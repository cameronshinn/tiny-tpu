==> flow/design.v <==
module rd_control(
    clk,  
    reset,  
    active,  
    rd_en,  
    rd_addr,  
    wr_active  
    );
    parameter width_height = 16;
    localparam data_width = width_height*8;
    localparam count_width = $clog2(width_height) + 1;
    input clk;
    input reset;
    input active;
    output reg [width_height-1:0] rd_en;
    output reg [data_width-1:0] rd_addr;
    output reg wr_active;
    reg [width_height-1:0] rd_en_c;
    reg [data_width-1:0] rd_addr_c;
    reg [count_width-1:0] count, count_c;
    reg rd_start, rd_start_c;
    always @(posedge clk) begin
        rd_en <= rd_en_c;
        rd_addr <= rd_addr_c;
        count <= count_c;
        rd_start <= rd_start_c;
    end
    always @(*) begin
        rd_start_c = rd_start;
        rd_addr_c = rd_addr;
        count_c = count;
        wr_active = 0;
        if(active) begin
            rd_start_c = 1;
        end
        if (rd_start) begin  
            if (count >= 16) begin
                rd_en_c = rd_en << 1;
            end
            else begin
                rd_en_c = (rd_en << 1) + 1'b1;
            end
            rd_addr_c = {7'b0, rd_en[15],
                         7'b0, rd_en[14],
                         7'b0, rd_en[13],
                         7'b0, rd_en[12],
                         7'b0, rd_en[11],
                         7'b0, rd_en[10],
                         7'b0, rd_en[9],
                         7'b0, rd_en[8],
                         7'b0, rd_en[7],
                         7'b0, rd_en[6],
                         7'b0, rd_en[5],
                         7'b0, rd_en[4],
                         7'b0, rd_en[3],
                         7'b0, rd_en[2],
                         7'b0, rd_en[1],
                         7'b0, rd_en[0]} + rd_addr;
            count_c = count + 1'b1;
            if (count > 16) begin
                wr_active = 1;
            end
            if (count == width_height*2-1) begin
                rd_start_c = 0;
                rd_addr_c = 16'h0000;
                count_c = 0;
                wr_active = 0;
            end
        end
        else begin
            rd_en_c = 16'h0000;
        end
        if (reset == 1'b1) begin
            rd_addr_c = 0;
            rd_en_c  = 16'h0000;
            rd_start_c = 0;
            count_c = 0;
            wr_active = 0;
        end
    end
endmodule
# == Step by step through the tools: rd_control ==
# The steps from the RTL of rd_control to its reports follow in flow order.
# Line numbers count from 1 in the design file above.
# Operators: Yosys type, input widths -> output width; for muxes data width and select width s.
# A cell with - has no value.
# design
design,rd_control
clk_port,clk
library,sky130hd
lib_corner,tt_025C_1v80

# == Word level ==
# Source: Yosys, flattened and elaborated, memories not mapped. Widths are those after wreduce. Registers that Yosys merges into a memory's read port (data or address) are not register bits. Print and check cells do not count. Equal cells are merged and count once.
# classes
n_addsub,3
n_cmp,2
n_eq,1
mux,10
n_logic,1
reduce_and_logical,2
# op_table
operator,count
$add 121x128->128,1
$mux 128,1
$add 16x1->16 const B,1
$mux 16,1
$mux 1,7
$add 5x1->5 const B,1
$ge 5x5->1 const B,1
$gt 5x5->1 const B,1
$eq 5x5->1 const B,1
$mux 5,1
$reduce_or 3->1,1
$reduce_or 2->1,1
$not 1->1,1
# bits
ff_bits,150
inputBits,3
output_inout_bits,145
word_cells,24

# == Longest topological paths ==
# Longest topological path by Yosys (ltp), each cell counted once; first at word level (registers and memories cut), then after technology mapping (sequential cells cut; the memories' decode and read muxes count).
# depth
ltp_word,5
abc_area,0
mapped_depth,12
mapped_depth_nobuf,11

# == Mapped cells and area ==
# Source: synth_stat.txt of the flow (Yosys; design flattened, memories mapped). It holds for the ABC_AREA given above (unset counts as 0); a run with the other value may have another netlist.
# The area totals of this step are shown rounded.
# types
cell,count,type_area_um2
sky130_fd_sc_hd__dfxtp_1,150,3002.88
sky130_fd_sc_hd__xor2_1,71,621.846
sky130_fd_sc_hd__nor2_1,153,574.301
sky130_fd_sc_hd__nand2_1,103,386.621
sky130_fd_sc_hd__nand4_1,55,344.08
sky130_fd_sc_hd__a21oi_1,53,265.254
sky130_fd_sc_hd__ha_1,20,250.24
sky130_fd_sc_hd__nand3_1,50,250.24
sky130_fd_sc_hd__xnor2_1,28,245.235
sky130_fd_sc_hd__and3_1,39,243.984
sky130_fd_sc_hd__and2_1,34,212.704
sky130_fd_sc_hd__o21ai_0,35,175.168
sky130_fd_sc_hd__and4_1,18,157.651
sky130_fd_sc_hd__nor3_1,26,130.125
sky130_fd_sc_hd__clkbuf_1,31,116.362
sky130_fd_sc_hd__or3_1,16,100.096
sky130_fd_sc_hd__inv_1,22,82.579
sky130_fd_sc_hd__a22oi_1,10,75.072
# Other cell types: 52; their cells: 140.
# mapped
stdcells,1054
area_mm2,0.008382
seqArea_mm2,0.003003
ff_cells,150
n_buf,39

# == Path before layout ==
# Path of least setup slack by OpenSTA after synthesis, without wires, with an ideal clock, recovery checks aside; 20% of the period is set as input and as output delay. Where synthesis merged equal registers, the netlist keeps one of their names.
# synth_timing
kind,register to register
startpoint,reg rd_addr[8]
endpoint,reg rd_addr[120]
clock_period_ps,2510
setup_time_ps,63
launch_ps,0
t_arrival_ps,2621
required_time_ps,2447
setup_slack_ps,-173
delay_ps,2684
stages,11
n_path_buf,0
period_less_setup_slack_ps,2683
# "delay_ps" = arrival - input delay + setup time.
# "stages" counts driving pins, that of a launching flip-flop among them; a cell with two outputs on the path counts twice.
# "period_less_setup_slack_ps" = period - worst setup slack (recovery checks aside). The figure is calculated, with input and output delays left at 20% of the set period.
# The rows between start and end are the longest chain of elaborated cells between them; the timing report does not say that the signal goes this way. Where chains are equally long, one stands for them.
# A line is the first line of the expression or statement that the cell stems from. Yosys adds cells for indexed reads and writes and turns some case tables into memories.
# synth_between
path_cell_list,sky130_fd_sc_hd__dfxtp_1 -> sky130_fd_sc_hd__ha_1 -> sky130_fd_sc_hd__inv_1 -> sky130_fd_sc_hd__o41ai_1 -> sky130_fd_sc_hd__a41oi_1 -> sky130_fd_sc_hd__nor2_1 -> sky130_fd_sc_hd__a221oi_2 -> sky130_fd_sc_hd__a31oi_4 -> sky130_fd_sc_hd__a41oi_2 -> sky130_fd_sc_hd__or4_1 -> sky130_fd_sc_hd__nand3_1
elab_chain_cells,2
cone_cells,2
lines_between,2
classes_between,add/sub (1); mux (1)
# synth_rtl
item,line,text
"start, declared",16,output reg [data_width-1:0] rd_addr;
"start, assigned",24,rd_addr <= rd_addr_c;
$add 121x128->128,43,"rd_addr_c = {7'b0, rd_en[15],"
$mux 128,63,if (count == width_height*2-1) begin
"end, assigned",24,
"end, declared",16,

# == Timing after layout ==
# From the final timing report of run 1: the path of least setup slack in the routed layout; clock arrival at registers is part of the times.
# The report prints the path's times to 10 ps; the period is as set.
# layout_timing
kind,register to output
startpoint,reg count[0]
endpoint,out wr_active
clock_period_ps,4860
output_delay_ps,970
launch_ps,430
t_arrival_ps,2510
required_time_ps,3890
setup_slack_ps,1380
stages,7
n_path_buf,1
# The rows between start and end are the longest chain of elaborated cells between them; the timing report does not say that the signal goes this way. Where chains are equally long, one stands for them.
# layout_between
path_cell_list,sky130_fd_sc_hd__dfxtp_1 -> sky130_fd_sc_hd__ha_1 -> sky130_fd_sc_hd__and3_1 -> sky130_fd_sc_hd__ha_1 -> sky130_fd_sc_hd__nor3_1 -> sky130_fd_sc_hd__and3_1 -> sky130_fd_sc_hd__clkdlybuf4s50_1
elab_chain_cells,5
cone_cells,6
lines_between,4
classes_between,compare (1); eq/ne (1); mux (4)
# layout_rtl
item,line,text
"start, declared",20,"reg [count_width-1:0] count, count_c;"
"start, assigned",25,count <= count_c;
$gt 5x5->1,60,if (count > 16) begin
$mux 1,60,
$mux 1,63,if (count == width_height*2-1) begin
$mux 1,36,if (rd_start) begin
$mux 1,73,if (reset == 1'b1) begin
"end, declared",17,output reg wr_active;

# Flow measurements of rd_control on sky130hd: 2 stored runs with different settings, listed in no order. Input and output delays are each 20% of the period that was set; the output load is 0.01 pF.
# By "period_less_ws_ps" is meant the clock period of the run minus its worst setup slack. This is arithmetic on one report: input and output delays are still those of the set period (20% each).
# "critical_path_time_ps" = time allowed to the worst setup path (clock period - input delay - output delay, where it has them) - its slack; a late launch clock adds to it, a late capture clock takes from it.
# "fin_power_mw": no workload was simulated; the value follows from the tool's default switching activity.
# "critical_path_time_ps" is given in steps of 10 ps.
# Results are given in rounded form.
# A setting shown as -- is not set for that run.
setting or result,run 1,run 2
period_ns,4.86,3.4
CORE_UTILIZATION,30,40
PLACE_DENSITY_LB_ADDON,0.03,--
CORE_ASPECT_RATIO,1.57,--
CTS_CLUSTER_SIZE,73,--
CTS_CLUSTER_DIAMETER,271,--
CAP_MARGIN,15,20
SLEW_MARGIN,25,20
CORE_MARGIN,2,2
SETUP_SLACK_MARGIN,--,-0.27
setup_ws_ps,1378,185
layout_stdcell_area_mm2,0.01078,0.01073
period_less_ws_ps,3482,3215
die_area_mm2,0.02933,0.02213
yosys_chip_area_mm2,0.008382,0.008382
fin_power_mw,2.637,3.725
total_negative_slack_ps,0,0
fin_hold_ws_ps,472,483
util_pct,39.2,52.5
critical_path_time_ps,2510,2530
critical_path_kind,register to output,register to output
